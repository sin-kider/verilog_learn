==> flow/design.v <==
module top (
    input clk,
    input rst,
    input [15:0] sw,
    input [4:0] button,
    input ps2_clk,
    input ps2_data,
    output [15:0] ledr,
    output VGA_CLK,
    output VGA_HSYNC,
    output VGA_VSYNC,
    output VGA_BLANK_N,
    output [7:0] VGA_R,
    output [7:0] VGA_G,
    output [7:0] VGA_B,
    output [7:0] seg0,
    output [7:0] seg1,
    output [7:0] seg2,
    output [7:0] seg3,
    output [7:0] seg4,
    output [7:0] seg5,
    output [7:0] seg6,
    output [7:0] seg7
);
    reg [7:0] data,key_count;
    reg key_down;
    seg seg_1({key_down,data[3:0]}, seg0);
    seg seg_2({key_down,data[7:4]}, seg1);
    seg seg_3({key_down,key_count[3:0]}, seg2);
    seg seg_4({key_down,key_count[7:4]}, seg3);
    ps2_keyboard ps2_keyboard_1(
      .clk(clk),
      .clrn(~rst),
      .ps2_clk(ps2_clk),
      .ps2_data(ps2_data),
      .data(data),
      .key_count(key_count),
      .key_down(key_down)
   );
endmodule
module ps2_keyboard(clk,clrn,ps2_clk,ps2_data,data,key_count,key_down);
    input clk,clrn,ps2_clk,ps2_data;
    output reg [7:0] data,key_count;
    output reg key_down;
    reg [9:0] buffer;  
    reg [3:0] count;  
    reg [2:0] ps2_clk_sync;
    reg keyup_flag;
    always @(posedge clk) begin
       ps2_clk_sync <= {ps2_clk_sync[1:0],ps2_clk};
    end
    wire sampling = ps2_clk_sync[2] & ~ps2_clk_sync[1];
    always @(posedge clk) begin
       if (clrn == 0) begin  
          count <= 0; 
       end else begin
          if (sampling) begin
             if (count == 4'd10) begin
                if ((buffer[0] == 0) &&  
                    (ps2_data) &&  
                    (^buffer[9:1])) begin  
                    data <= buffer[8:1];  
                    if (buffer[8:1] == 8'hF0) begin
                        key_count <= key_count + 1;
                        keyup_flag <= 1;
                    end
                    else begin
                        if (keyup_flag == 1) begin
                            key_down <= 0;
                            keyup_flag <= 0;
                        end
                        else begin
                            key_down <= 1;
                        end
                    end
                end
                count <= 0;  
             end else begin
                buffer[count] <= ps2_data;  
                count <= count + 3'b1;
             end
          end
       end
    end
endmodule
module seg(
  input [4:0] in,
  output reg [7:0] seg
);
    always @(*) begin
        case (in)
            5'b10000: seg = 8'b0000_0011;
            5'b10001: seg = 8'b1001_1111;
            5'b10010: seg = 8'b0010_0101;
            5'b10011: seg = 8'b0000_1101;
            5'b10100: seg = 8'b1001_1001;
            5'b10101: seg = 8'b0100_1001;
            5'b10110: seg = 8'b0100_0001;
            5'b10111: seg = 8'b0001_1111;
            5'b11000: seg = 8'b0000_0001;
            5'b11001: seg = 8'b0000_1001;
            5'b11010: seg = 8'b0001_0001;
            5'b11011: seg = 8'b1100_0001;
            5'b11100: seg = 8'b0110_0011;
            5'b11101: seg = 8'b1000_0101;
            5'b11110: seg = 8'b0110_0001;
            5'b11111: seg = 8'b0111_0001;
            default: seg = 8'b1111_1111;
        endcase
    end
endmodule
[Tool chain data of top]
What the tools print for top, step after step.
Line numbers count from 1 in the design file above.
Operators: Yosys type, input widths -> output width; for muxes data width and select width s.
A cell with -- has no value.
Design
  top: top
  clock input: clk
  standard-cell library: sky130hd
  timing corner: tt_025C_1v80

[After elaboration]
Yosys after proc, flatten, opt, wreduce and memory -nomap, before mapping. Enables and synchronous resets that opt folds into registers are not counted as muxes. Memory bits, and registers merged into a memory's read port (data or address), are not among the register bits. Print and check cells are not counted. Equal cells are merged and count once.
Yosys's memory passes give these memory sizes; they may raise the number of words (mostly to a power of two), join words into wider ones and drop unused or constant bits.
Bit counts
  bits in read-only memories: 896
  register bits: 35
  word-level cells: 36
  output and inout port bits: 108
  input port bits: 25
  memories kept: 4
Memory list
  (no name shown): words 32, width 7, rd ports 1, write ports 0, RTL line 91  | case (in)
  (no name shown): words 32, width 7, rd ports 1, write ports 0, RTL line 91
  (no name shown): words 32, width 7, rd ports 1, write ports 0, RTL line 91
  (no name shown): words 32, width 7, rd ports 1, write ports 0, RTL line 91
Cells by class
  mux-type cells: 2
  reduce/logical cells: 7
  eq/ne operators: 2
  shift-type cells: 2
  bitwise operators: 9
  $add $sub $neg: 3
Operators with widths (count)
  $shift 1x5->10: 1
  $shift 1x5->10 const A: 1
  $and 10x10->10: 1
  $or 10x10->10: 1
  $not 10->10: 1
  $reduce_and 5->1: 2
  $reduce_xor 9->1: 1
  $add 8x1->8 const B: 1
  $eq 8x8->1 const B: 1
  $not 1->1: 5
  $neg 4->5: 1
  $add 4x1->4 const B: 1
  $eq 4x4->1 const B: 1
  $reduce_and 4->1: 1
  $mux 4: 1
  $reduce_and 3->1: 1
  $logic_and 1x1->1: 2
  $and 1x1->1: 1
  $mux 1: 1

[Longest topological paths]
Longest topological path by Yosys (ltp), each cell counted once; first at word level (registers and memories cut), then after technology mapping (sequential cells cut; the memories' decode and read muxes count).
Logic depth
  word-level depth: 5
  ABC_AREA: 0
  mapped depth: 7
  depth with buffers taken out: 6

[Netlist]
Yosys stat after the flow's synthesis: flattened, memories mapped to cells. It holds for the ABC_AREA given above (unset counts as 0); a run with the other value may have another netlist.
Mapped netlist
  mapped flip-flops: 35
  cells in the netlist: 359
  sequential area: 980.9 um2
  synthesis area: 3319.4 um2
  buffer cells: 94
Cell types
  sky130_fd_sc_hd__edfxtp_1: count 28, total area 840.806 um2
  sky130_fd_sc_hd__buf_4: count 80, total area 600.576 um2
  sky130_fd_sc_hd__ha_1: count 33, total area 412.896 um2
  sky130_fd_sc_hd__dfxtp_1: count 7, total area 140.134 um2
  sky130_fd_sc_hd__o211ai_1: count 14, total area 105.101 um2
  sky130_fd_sc_hd__inv_1: count 24, total area 90.086 um2
  sky130_fd_sc_hd__nand2_1: count 22, total area 82.579 um2
  sky130_fd_sc_hd__nor2b_1: count 13, total area 81.328 um2
  sky130_fd_sc_hd__mux2i_1: count 8, total area 80.077 um2
  sky130_fd_sc_hd__o21ai_0: count 15, total area 75.072 um2
  sky130_fd_sc_hd__xnor2_1: count 7, total area 61.309 um2
  sky130_fd_sc_hd__nand2b_1: count 8, total area 50.048 um2
  sky130_fd_sc_hd__clkbuf_1: count 13, total area 48.797 um2
  sky130_fd_sc_hd__nor2_1: count 12, total area 45.043 um2
  sky130_fd_sc_hd__o311ai_0: count 5, total area 43.792 um2
  sky130_fd_sc_hd__o31a_1: count 5, total area 43.792 um2
  sky130_fd_sc_hd__nand3_1: count 8, total area 40.038 um2
  sky130_fd_sc_hd__o2bb2ai_1: count 4, total area 35.034 um2
Other cell types: 30; their cells: 53.
The figures by module come from a second, unflattened synthesis with its own total; it is not the netlist above.
Unflattened totals
  cell total of the unflattened synthesis: 383
  area (unflattened synthesis): 3712.3 um2
Rows give one instance, submodules left out.
By module
  ps2_keyboard: times used 1, cells 149, area 1843.0 um2, seq. area 980.9 um2
  seg: times used 4, cells 39, area 322.8 um2, seq. area 0.0 um2
  top: times used 1, cells 78, area 578.1 um2, seq. area 0.0 um2

[Timing after synthesis]
Path of least setup slack by OpenSTA after synthesis, without wires, with an ideal clock, recovery checks aside; 20% of the period is set as input and as output delay. Where synthesis merged equal registers, the netlist keeps one of their names.
Timing after synthesis
  path type: flip-flop to flip-flop
  start: reg ps2_keyboard_1.buffer[1]
  end: reg ps2_keyboard_1.key_count[0]
  setup slack: 0.603 ns
  clock period: 3.04 ns
  delay of the path: 2.436 ns
  arrival time: 2.066 ns
  stages: 7
  buffers on the path: 0
  library setup time: 0.370 ns
  required time: 2.670 ns
  launch time at the first pin: 0.000 ns
  synthesis period reached: 2.437 ns
"delay of the path" = arrival - input delay + setup time.
"stages": output pins that drive a net of the path, with the launching flip-flop's if there is one; two outputs of one cell count as two.
"synthesis period reached" is the clock period less the worst setup slack; recovery checks do not enter. This is arithmetic on one report: input and output delays are still those of the set period (20% each).
Between the ends stands the longest chain of elaborated cells between them, by number of cells; it is not shown to be the way that was timed. Of several equally long chains one is given.
A line is the first line of the expression or statement that the cell stems from. Yosys adds cells for indexed reads and writes and turns some case tables into memories.
Between the ends, after synthesis
  path through: sky130_fd_sc_hd__edfxtp_1 -> sky130_fd_sc_hd__inv_1 -> sky130_fd_sc_hd__ha_1 -> sky130_fd_sc_hd__xnor3_1 -> sky130_fd_sc_hd__xnor2_1 -> sky130_fd_sc_hd__or4_4 -> sky130_fd_sc_hd__nor2_1
  length of the longest elaborated chain: 3
  elaborated cells between the ends (all ways): 4
  source lines of those cells: 3
  those cells by class: 1 x eq/ne; 3 x reduce/logical
RTL lines, path after synthesis
  from (decl): RTL line 45  | reg [9:0] buffer;
  from (assign): RTL line 79  | buffer[count] <= ps2_data;
  $reduce_xor 9->1: RTL line 61  | (^buffer[9:1])) begin
  $logic_and 1x1->1: RTL line 59  | if ((buffer[0] == 0) &&
  $reduce_and 5->1
  to (assign): RTL line 64  | key_count <= key_count + 1;
  to (decl): RTL line 43  | output reg [7:0] data,key_count;

[Timing after layout]
From the final timing report of job 2: the path of least setup slack in the routed layout; clock arrival at registers is part of the times.
Timing after layout
  path type: flip-flop to output port
  start: reg ps2_keyboard_1.key_count[0]
  end: out seg2[4]
  buffers on the path: 1
  clock period: 2.53 ns
  external output delay: 0.51 ns
  arrival time: 2.10 ns
  setup slack: -0.07 ns
  required time: 2.02 ns
  stages: 7
  launch time at the first pin: 0.29 ns
Between the ends stands the longest chain of elaborated cells between them, by number of cells; it is not shown to be the way that was timed. Of several equally long chains one is given.
The chain passes a memory read, where the word-level depth is cut; so it can be longer than that depth.
Between the ends, after layout
  path through: sky130_fd_sc_hd__edfxtp_1 -> sky130_fd_sc_hd__inv_1 -> sky130_fd_sc_hd__ha_1 -> sky130_fd_sc_hd__nand2_1 -> sky130_fd_sc_hd__o21ai_0 -> sky130_fd_sc_hd__o211ai_1 -> sky130_fd_sc_hd__clkdlybuf4s50_1
  length of the longest elaborated chain: 1
  elaborated cells between the ends (all ways): 1
  source lines of those cells: 1
  those cells by class: 1 x memory
RTL lines, path after layout
  from (decl): RTL line 43  | output reg [7:0] data,key_count;
  from (assign): RTL line 64  | key_count <= key_count + 1;
  $mem_v2 32x7: RTL line 91  | case (in)
  to (decl): RTL line 18  | output [7:0] seg2,

--- measured runs ---
Flow measurements of top on sky130hd: 2 stored runs with different settings, listed in no order. Input and output delays are each 20% of the period that was set; the output load is 0.01 pF.
"achieved clock period (ns)" is the run's clock period less its worst setup slack. It is reckoned from that one timing run; input and output delays stay at 20% of the period that was set.
"finish__power__total" rests on the timing tool's default activity at the inputs, not on a simulated workload.

settings of job 1
{
  "period_ns": 2.02,
  "CORE_UTILIZATION": 50,
  "SETUP_SLACK_MARGIN": 0.01,
  "PLACE_DENSITY_LB_ADDON": 0.17,
  "CORE_ASPECT_RATIO": 0.92,
  "CELL_PAD_IN_SITES_GLOBAL_PLACEMENT": 3,
  "GPL_TIMING_DRIVEN": 0,
  "CTS_CLUSTER_DIAMETER": 47,
  "CAP_MARGIN": 0,
  "MIN_ROUTING_LAYER": "met1",
  "CORE_MARGIN": 2,
  "SLEW_MARGIN": 20
}
report of job 1: did not finish, place, FLW-0024

settings of job 2
{
  "period_ns": 2.53,
  "SETUP_SLACK_MARGIN": -0.24,
  "CAP_MARGIN": 20,
  "CORE_MARGIN": 2,
  "CORE_UTILIZATION": 40,
  "SLEW_MARGIN": 20
}
report of job 2
yosys chip area after synthesis (um^2): 3319.4
finish__design__die__area: 9043.1
finish__design__instance__area__stdcell: 3651.0
finish__timing__setup__ws: -0.075
finish__timing__setup__tns: -0.344
finish__timing__hold__ws: 0.339
finish__power__total: 1.276e-03
achieved clock period (ns): 2.605
--- end ---
